==> flow/design.v <==
`timescale 1ns / 1ps
module Digital_Clock(
    input clk,  
    input IO_BTN_C,IO_BTN_U, IO_BTN_L, IO_BTN_R, IO_BTN_D,  
    input [0:0] IO_SWITCH, 
    output [6:0] IO_SSEG, output [3:0] IO_SSEG_SEL,  
    output [0:0] IO_LED  
    );
    reg [31:0] counter = 0;
    parameter max_counter = 100000000;  
    reg [5:0] Hours, Minutes, Seconds = 0; 
    reg [3:0] Digit_0,Digit_1, Digit_2, Digit_3 = 0; 
    reg [0:0] current_bit = 0;       
    reg Military_or_AMPM = 0;  
    reg AM_PM = 0;   
    assign IO_LED[0] = AM_PM;
    sevseg display(.clk(clk),        
        .binary_input_0(Digit_0),
        .binary_input_1(Digit_1),
        .binary_input_2(Digit_2),
        .binary_input_3(Digit_3),
        .IO_SSEG_SEL(IO_SSEG_SEL),
        .IO_SSEG(IO_SSEG));
    parameter Hours_And_Minutes = 1'b0;  
    parameter Set_Clock = 1'b1;          
    reg [0:0] Current_Mode = Set_Clock;  
    always @(posedge clk) begin
        case(Current_Mode)
            Hours_And_Minutes: begin  
                if (IO_BTN_C) begin
                    Current_Mode <= Set_Clock;  
                    counter <= 0;
                    current_bit <= 0;
                    Seconds <= 0;  
                end
                if (counter < max_counter) begin  
                    counter <= counter + 1;
                end else begin
                    counter <= 0;
                    Seconds <= Seconds + 1;
                end                                
            end  
            Set_Clock: begin
                if (IO_BTN_C) begin  
                    Current_Mode <= Hours_And_Minutes;
                end
                if (counter < (25000000)) begin  
                    counter <= counter + 1;
                end else begin
                    counter <= 0;
                    case (current_bit)
                        1'b0: begin  
                            if (IO_BTN_U) begin  
                                Minutes <= Minutes + 1;
                            end
                            if (IO_BTN_D) begin  
                                if (Minutes > 0) begin
                                    Minutes <= Minutes - 1;
                                end else if (Hours > 1) begin
                                    Hours <= Hours - 1;
                                    Minutes <= 59;
                                end else if (Hours == 1) begin
                                    Hours <= 12;
                                    Minutes <= 59;
                                end
                            end
                            if (IO_BTN_L || IO_BTN_R) begin  
                                current_bit <= 1;
                            end
                        end  
                        1'b1: begin  
                            if (IO_BTN_U) begin  
                                Hours <= Hours + 1;
                            end
                            if (IO_BTN_D) begin  
                                if (Hours > 1) begin
                                    Hours <= Hours - 1;
                                end else if (Hours == 1) begin
                                    Hours <= 12;
                                end
                            end
                            if (IO_BTN_R || IO_BTN_L) begin  
                                current_bit <= 0;
                            end
                        end  
                endcase    
                end                    
            end  
        endcase  
        if (Seconds >= 60) begin  
                Seconds <= 0;
                Minutes <= Minutes + 1;
        end
        if (Minutes >= 60) begin  
                Minutes <= 0;
                Hours <= Hours + 1;
        end
        if (Hours >= 24) begin  
            Hours <= 0;
        end
        Military_or_AMPM <= IO_SWITCH[0];
        if (Military_or_AMPM) begin  
            Digit_0 <= Minutes % 10;   
            Digit_1 <= Minutes / 10;   
            Digit_2 <= Hours % 10;     
            Digit_3 <= Hours / 10;     
            AM_PM <= 0;
        end 
        else begin               
            Digit_0 <= Minutes % 10;   
            Digit_1 <= Minutes / 10;   
            if (Hours < 12) begin
                if (Hours == 0) begin  
                    Digit_2 <= 2;
                    Digit_3 <= 1;
                end else begin
                    Digit_2 <= Hours % 10;     
                    Digit_3 <= Hours / 10;     
                end
                AM_PM <= 0;
            end else begin  
                if (Hours == 12) begin  
                    Digit_2 <= 2;
                    Digit_3 <= 1;
                end else begin
                    Digit_2 <= (Hours - 12) % 10;     
                    Digit_3 <= (Hours - 12) / 10;     
                end
                AM_PM <= 1;                        
            end  
        end  
    end  
endmodule
`timescale 1ns / 1ps
module sevseg (
    input clk,
    input [3:0] binary_input_0,  
    input [3:0] binary_input_1,
    input [3:0] binary_input_2,
    input [3:0] binary_input_3,
    output reg [3:0] IO_SSEG_SEL,  
    output reg [6:0] IO_SSEG  
    );
    reg [1:0] current_LED = 0;
    reg [7:0] LED_out [3:0];
    reg [18:0] counter = 0; 
    parameter max_counter = 500000;  
    wire [3:0] four_bit_data [3:0];  
    assign  four_bit_data[0] = binary_input_0;
    assign  four_bit_data[1] = binary_input_1;
    assign  four_bit_data[2] = binary_input_2;
    assign  four_bit_data[3] = binary_input_3;
    always @(posedge clk) begin
        if (counter < max_counter) begin
            counter <= counter+1;
        end else begin
            current_LED <= current_LED + 1;
            counter <= 0;
        end
		case(four_bit_data[current_LED])  
			 4'b0000 : LED_out[current_LED] <= 7'b1000000;  
			 4'b0001 : LED_out[current_LED] <= 7'b1111001;  
			 4'b0010 : LED_out[current_LED] <= 7'b0100100;  
			 4'b0011 : LED_out[current_LED] <= 7'b0110000;  
			 4'b0100 : LED_out[current_LED] <= 7'b0011001;  
			 4'b0101 : LED_out[current_LED] <= 7'b0010010;  
			 4'b0110 : LED_out[current_LED] <= 7'b0000010;  
			 4'b0111 : LED_out[current_LED] <= 7'b1111000;  
			 4'b1000 : LED_out[current_LED] <= 7'b0000000;  
			 4'b1001 : LED_out[current_LED] <= 7'b0011000;  
			 4'b1010 : LED_out[current_LED] <= 7'b0001000;  
			 4'b1011 : LED_out[current_LED] <= 7'b0000011;  
			 4'b1100 : LED_out[current_LED] <= 7'b1000110;  
			 4'b1101 : LED_out[current_LED] <= 7'b0100001;  
			 4'b1110 : LED_out[current_LED] <= 7'b0000110;  
			 default : LED_out[current_LED] <= 7'b0001110;  
		 endcase
        case(current_LED)
            0: begin
                IO_SSEG_SEL <= 4'b1110;
                IO_SSEG <= LED_out[0];
            end
            1: begin
                IO_SSEG_SEL <= 4'b1101;
                IO_SSEG <= LED_out[1];            
            end
            2: begin
                IO_SSEG_SEL <= 4'b1011;
                IO_SSEG <= LED_out[2];
            end
            3: begin
                IO_SSEG_SEL <= 4'b0111;
                IO_SSEG <= LED_out[3];
            end                
        endcase        
    end    
endmodule
# [Reports on Digital_Clock]
# The steps from the RTL of Digital_Clock to its reports follow in flow order.
# Line numbers count from 1 in the design file above.
# Library cell names are shortened.
# Not given: --
[inputs] top_module="Digital_Clock" clk_port="clk" lib="sky130hd" lib_corner="tt_025C_1v80"

# [After elaboration]
# Source: Yosys, flattened and elaborated. Widths are those after wreduce. Registers that Yosys merges into a memory's read port (data or address) are not register bits. Print and check cells do not count. Equal cells are merged and count once.
# Yosys's memory passes give these memory sizes; they may raise the number of words (mostly to a power of two), join words into wider ones and drop unused or constant bits.
[word_totals] register_bits=102 latch_bits=0 ram_bits=28 mem_bits_ro=0 n_memories=1 inputBits=7 out_inout_bits=12 wordCells=175
[memory_table] memory="display.LED_out" words=4 word_bits=7 line=145 text="reg [7:0] LED_out [3:0];"
[classes] n_addsub=9 n_mul=0 div_mod_pow=6 cmp=9 n_eq=28 shifts=0 mux=78 logic=17 reduce_logical=11
[op_table] op="divider 6 x 4 -> 32 bit with constant B" count=2
[op_table] op="remainder unit 6 x 4 -> 32 bit with constant B" count=2
[op_table] op="two-way mux 6 bit" count=22
[op_table] op="divider 32 x 4 -> 32 bit with constant B" count=1
[op_table] op="remainder unit 32 x 4 -> 32 bit with constant B" count=1
[op_table] op="two-way mux 7 bit" count=15
[op_table] op="parallel mux 32 bit (select 2 bit)" count=1
[op_table] op="two-way mux 32 bit" count=2
[op_table] op="adder 32 x 1 -> 32 bit with constant B" count=1
[op_table] op="< comparator 32 x 25 -> 1 bit with constant B" count=1
[op_table] op="< comparator 32 x 27 -> 1 bit with constant B" count=1
[op_table] op="parallel mux 4 bit (select 4 bit)" count=2
[op_table] op="two-way mux 4 bit" count=8
[op_table] op="== test 4 bit with constant B" count=7
[op_table] op="parallel mux 7 bit (select 4 bit)" count=1
[op_table] op="two-way mux 1 bit" count=23
[op_table] op="adder 19 x 1 -> 19 bit with constant B" count=1
[op_table] op="< comparator 19 bit with constant B" count=1
[op_table] op="adder 6 x 1 -> 6 bit with constant B" count=3
[op_table] op="== test 4 x 3 -> 1 bit with constant B" count=4
[op_table] op="bitwise OR 1 bit" count=15
[op_table] op="OR reduction 15 bit" count=1
[op_table] op="subtractor 6 x 1 -> 6 bit with constant B" count=2
[op_table] op="> comparator 6 x 1 -> 1 bit with constant B" count=2
[op_table] op=">= comparator 6 bit with constant B" count=2
[op_table] op="parallel mux 6 bit (select 2 bit)" count=1
[op_table] op="== test 4 x 2 -> 1 bit with constant B" count=2
[op_table] op="subtractor 6 x 4 -> 7 bit with constant B" count=1
# Other operator kinds: 22; their cells: 33.

# [Longest topological paths]
# Depth = most cells in a row (Yosys ltp): at word level without a register or memory, in the mapped netlist without a sequential cell, where the memories' decode and read muxes count.
[depth] word_depth=19 ABC_AREA=0 ltp_mapped=14 ltp_nobuf=12

# [Synthesis result]
# The flow's flattened synthesis, as Yosys stat reports it; memories are mapped. The netlist is that of the ABC_AREA named above (0 if unset); the other value can give another one.
# The area totals of this step are shown rounded.
[synth_totals] stdcells=829 yosys_area_mm2=0.00719 flip_flops=129 buffers=47
[types] cell_type="dfxtp_1" count=98 type_area_um2=1.96E+03
[types] cell_type="edfxtp_1" count=31 type_area_um2=930.893
[types] cell_type="nor2_1" count=100 type_area_um2=375.36
[types] cell_type="ha_1" count=27 type_area_um2=337.824
[types] cell_type="nand2_1" count=71 type_area_um2=266.506
[types] cell_type="a21oi_1" count=46 type_area_um2=230.221
[types] cell_type="xnor2_1" count=25 type_area_um2=218.96
[types] cell_type="xor2_1" count=24 type_area_um2=210.202
[types] cell_type="o21ai_0" count=40 type_area_um2=200.192
[types] cell_type="nand3_1" count=33 type_area_um2=165.158
[types] cell_type="clkbuf_1" count=27 type_area_um2=101.347
[types] cell_type="nand4_1" count=16 type_area_um2=100.096
[types] cell_type="inv_1" count=26 type_area_um2=97.594
[types] cell_type="and3_1" count=15 type_area_um2=93.84
[types] cell_type="mux2i_1" count=9 type_area_um2=90.086
[types] cell_type="o211ai_1" count=12 type_area_um2=90.086
[types] cell_type="or3_1" count=14 type_area_um2=87.584
[types] cell_type="nor3_1" count=17 type_area_um2=85.082
# Other cell types: 61; their cells: 198.
# The figures by module come from a second, unflattened synthesis with its own total; it is not the netlist above.
[unflattened] hier_cells=763 area_unflattened_mm2=0.00675
# Each row is one instance without its submodules.
[modules] module="Digital_Clock" n_inst=1 cells=544 area_mm2=0.00427 mod_seq_area_mm2=0.00139
[modules] module="sevseg" n_inst=1 cells=219 area_mm2=0.00247 mod_seq_area_mm2=0.0015

# [Timing after synthesis]
# Path of least setup slack by OpenSTA after synthesis, without wires, with an ideal clock, recovery checks aside; 20% of the period is set as input and as output delay. Where synthesis merged equal registers, the netlist keeps one of their names.
[synth_path] kind="register to register" start="register Hours[2]" end="register Digit_2[2]" period_ns=6.3 launch_ns=0.000 arrival_time_ns=2.998 required_time_ns=6.216 setup_slack_ns=3.218 path_delay_ns=3.082 path_stages=13 n_path_buf=2 synth_period_reached_ns=3.082
# "path_delay_ns" = arrival - input delay + setup time.
# "path_stages" counts driving pins, that of a launching flip-flop among them; a cell with two outputs on the path counts twice.
# "synth_period_reached_ns" = period - worst setup slack (recovery checks aside). The figure is calculated, with input and output delays left at 20% of the set period.
# The rows between start and end are the longest chain of elaborated cells between them; the timing report does not say that the signal goes this way. Where chains are equally long, one stands for them.
# Each line given opens the expression or statement behind the cell; cells for indexed reads and writes are added by Yosys, which also makes memories of some case tables.
# A register here has more assigning lines than the two given.
[synth_between] path_cell_list="dfxtp_1 > ha_1 > buf_2 > or3_1 > ha_1 > clkbuf_1 > a21oi_1 > o21ai_1 > or4b_1 > a31oi_2 > nor4_4 > o21a_1 > o31ai_2" elab_chain_cells=5 cells_between=10 classes_between="1 x add/sub; 2 x div; 1 x compare; 1 x eq/ne; 4 x mux; 1 x reduce/logical"
[synth_lines] item="start: declaration" line=11 text="reg [5:0] Hours, Minutes, Seconds = 0;"
[synth_lines] item="start: assignment" line=60 text="Hours <= Hours - 1;"
[synth_lines] item="start: assignment" line=73 text="Hours <= Hours + 1;"
[synth_lines] item="subtractor 6 x 4 -> 7 bit" line=126 text="Digit_2 <= (Hours - 12) % 10;"
[synth_lines] item="remainder unit 32 x 4 -> 32 bit" line=126
[synth_lines] item="two-way mux 4 bit" line=122 text="if (Hours == 12) begin"
[synth_lines] item="two-way mux 4 bit" line=112 text="if (Hours < 12) begin"
[synth_lines] item="two-way mux 4 bit" line=102 text="if (Military_or_AMPM) begin"
[synth_lines] item="end: assignment" line=105 text="Digit_2 <= Hours % 10;"
[synth_lines] item="end: assignment" line=117 text="Digit_2 <= Hours % 10;"
[synth_lines] item="end: declaration" line=12 text="reg [3:0] Digit_0,Digit_1, Digit_2, Digit_3 = 0;"

# [Timing after layout]
# Path of least setup slack in the final report of flow run B (OpenROAD, finished layout, wires in). Where an end is a register, its clock arrival counts in the times.
[layout_path] kind="register to register" start="register Hours[3]" end="register Digit_2[1]" period_ns=2.42 launch_ns=0.42 arrival_time_ns=3.26 required_time_ns=2.72 setup_slack_ns=-0.54 path_stages=14 n_path_buf=3
# The rows between start and end are the longest chain of elaborated cells between them; the timing report does not say that the signal goes this way. Where chains are equally long, one stands for them.
# A register here has more assigning lines than the two given.
[layout_between] path_cell_list="dfxtp_4 > ha_4 > buf_6 > or3_4 > ha_4 > clkbuf_16 > a21oi_2 > o21ai_1 > or4b_4 > a31oi_4 > nor4_4 > buf_6 > a2111oi_2 > a221oi_2" elab_chain_cells=5 cells_between=10 classes_between="1 x add/sub; 2 x div; 1 x compare; 1 x eq/ne; 4 x mux; 1 x reduce/logical"
[layout_lines] item="start: declaration" line=11 text="reg [5:0] Hours, Minutes, Seconds = 0;"
[layout_lines] item="start: assignment" line=60 text="Hours <= Hours - 1;"
[layout_lines] item="start: assignment" line=73 text="Hours <= Hours + 1;"
[layout_lines] item="subtractor 6 x 4 -> 7 bit" line=126 text="Digit_2 <= (Hours - 12) % 10;"
[layout_lines] item="remainder unit 32 x 4 -> 32 bit" line=126
[layout_lines] item="two-way mux 4 bit" line=122 text="if (Hours == 12) begin"
[layout_lines] item="two-way mux 4 bit" line=112 text="if (Hours < 12) begin"
[layout_lines] item="two-way mux 4 bit" line=102 text="if (Military_or_AMPM) begin"
[layout_lines] item="end: assignment" line=105 text="Digit_2 <= Hours % 10;"
[layout_lines] item="end: assignment" line=117 text="Digit_2 <= Hours % 10;"
[layout_lines] item="end: declaration" line=12 text="reg [3:0] Digit_0,Digit_1, Digit_2, Digit_3 = 0;"

# Top module Digital_Clock; platform sky130hd; tools Yosys and OpenROAD; 2 stored runs in no particular order. Input and output delays are each 20% of the period that was set; the output load is 0.01 pF.
# "clock_period_reached_ns": clock period set for the run, less the worst setup slack. It is reckoned from that one timing run; input and output delays stay at 20% of the period that was set.
# "worst_path_ns" = time allowed to the worst setup path (clock period - input delay - output delay, where it has them) - its slack; a late launch clock adds to it, a late capture clock takes from it.
# By "final_power_uw" is meant OpenSTA's value without simulated activity: inputs other than the clock are taken to toggle once in ten clock periods, and the tool carries that through the logic.
# The measured numbers are rounded.
run="flow run A" settings period_ns=3.04 CORE_UTILIZATION=52 SETUP_SLACK_MARGIN=0.02 PLACE_DENSITY_LB_ADDON=0.27 HOLD_SLACK_MARGIN=0.25 CORE_ASPECT_RATIO=1.84 CORE_MARGIN=10 CELL_PAD_IN_SITES_DETAIL_PLACEMENT=2 TNS_END_PERCENT=85 GPL_ROUTABILITY_DRIVEN=0 SLEW_MARGIN=5 MAX_ROUTING_LAYER="met4" CAP_MARGIN=20
run="flow run A" outcome="no final report: placement broke off with DPL-0033"
run="flow run B" settings period_ns=2.42 CORE_UTILIZATION=32 PLACE_DENSITY_LB_ADDON=0.29 CORE_ASPECT_RATIO=1.73 CELL_PAD_IN_SITES_DETAIL_PLACEMENT=1 ABC_AREA=0 GPL_TIMING_DRIVEN=0 CTS_CLUSTER_DIAMETER=239 SLEW_MARGIN=20 CAP_MARGIN=20 CORE_MARGIN=2
run="flow run B" results final_stdcell_area_mm2=0.00926 final_power_uw=11500 fin_tns_ns=-1.99 worstSetupSlack_ns=-0.544 design.die.area_mm2=0.0237 clock_period_reached_ns=2.964 hold_worst_slack_ns=0.418 finalUtil_pct=41.6 ys_area_mm2=0.00719 worst_path_ns=2.96 timing.worst_path_kind="register to register"
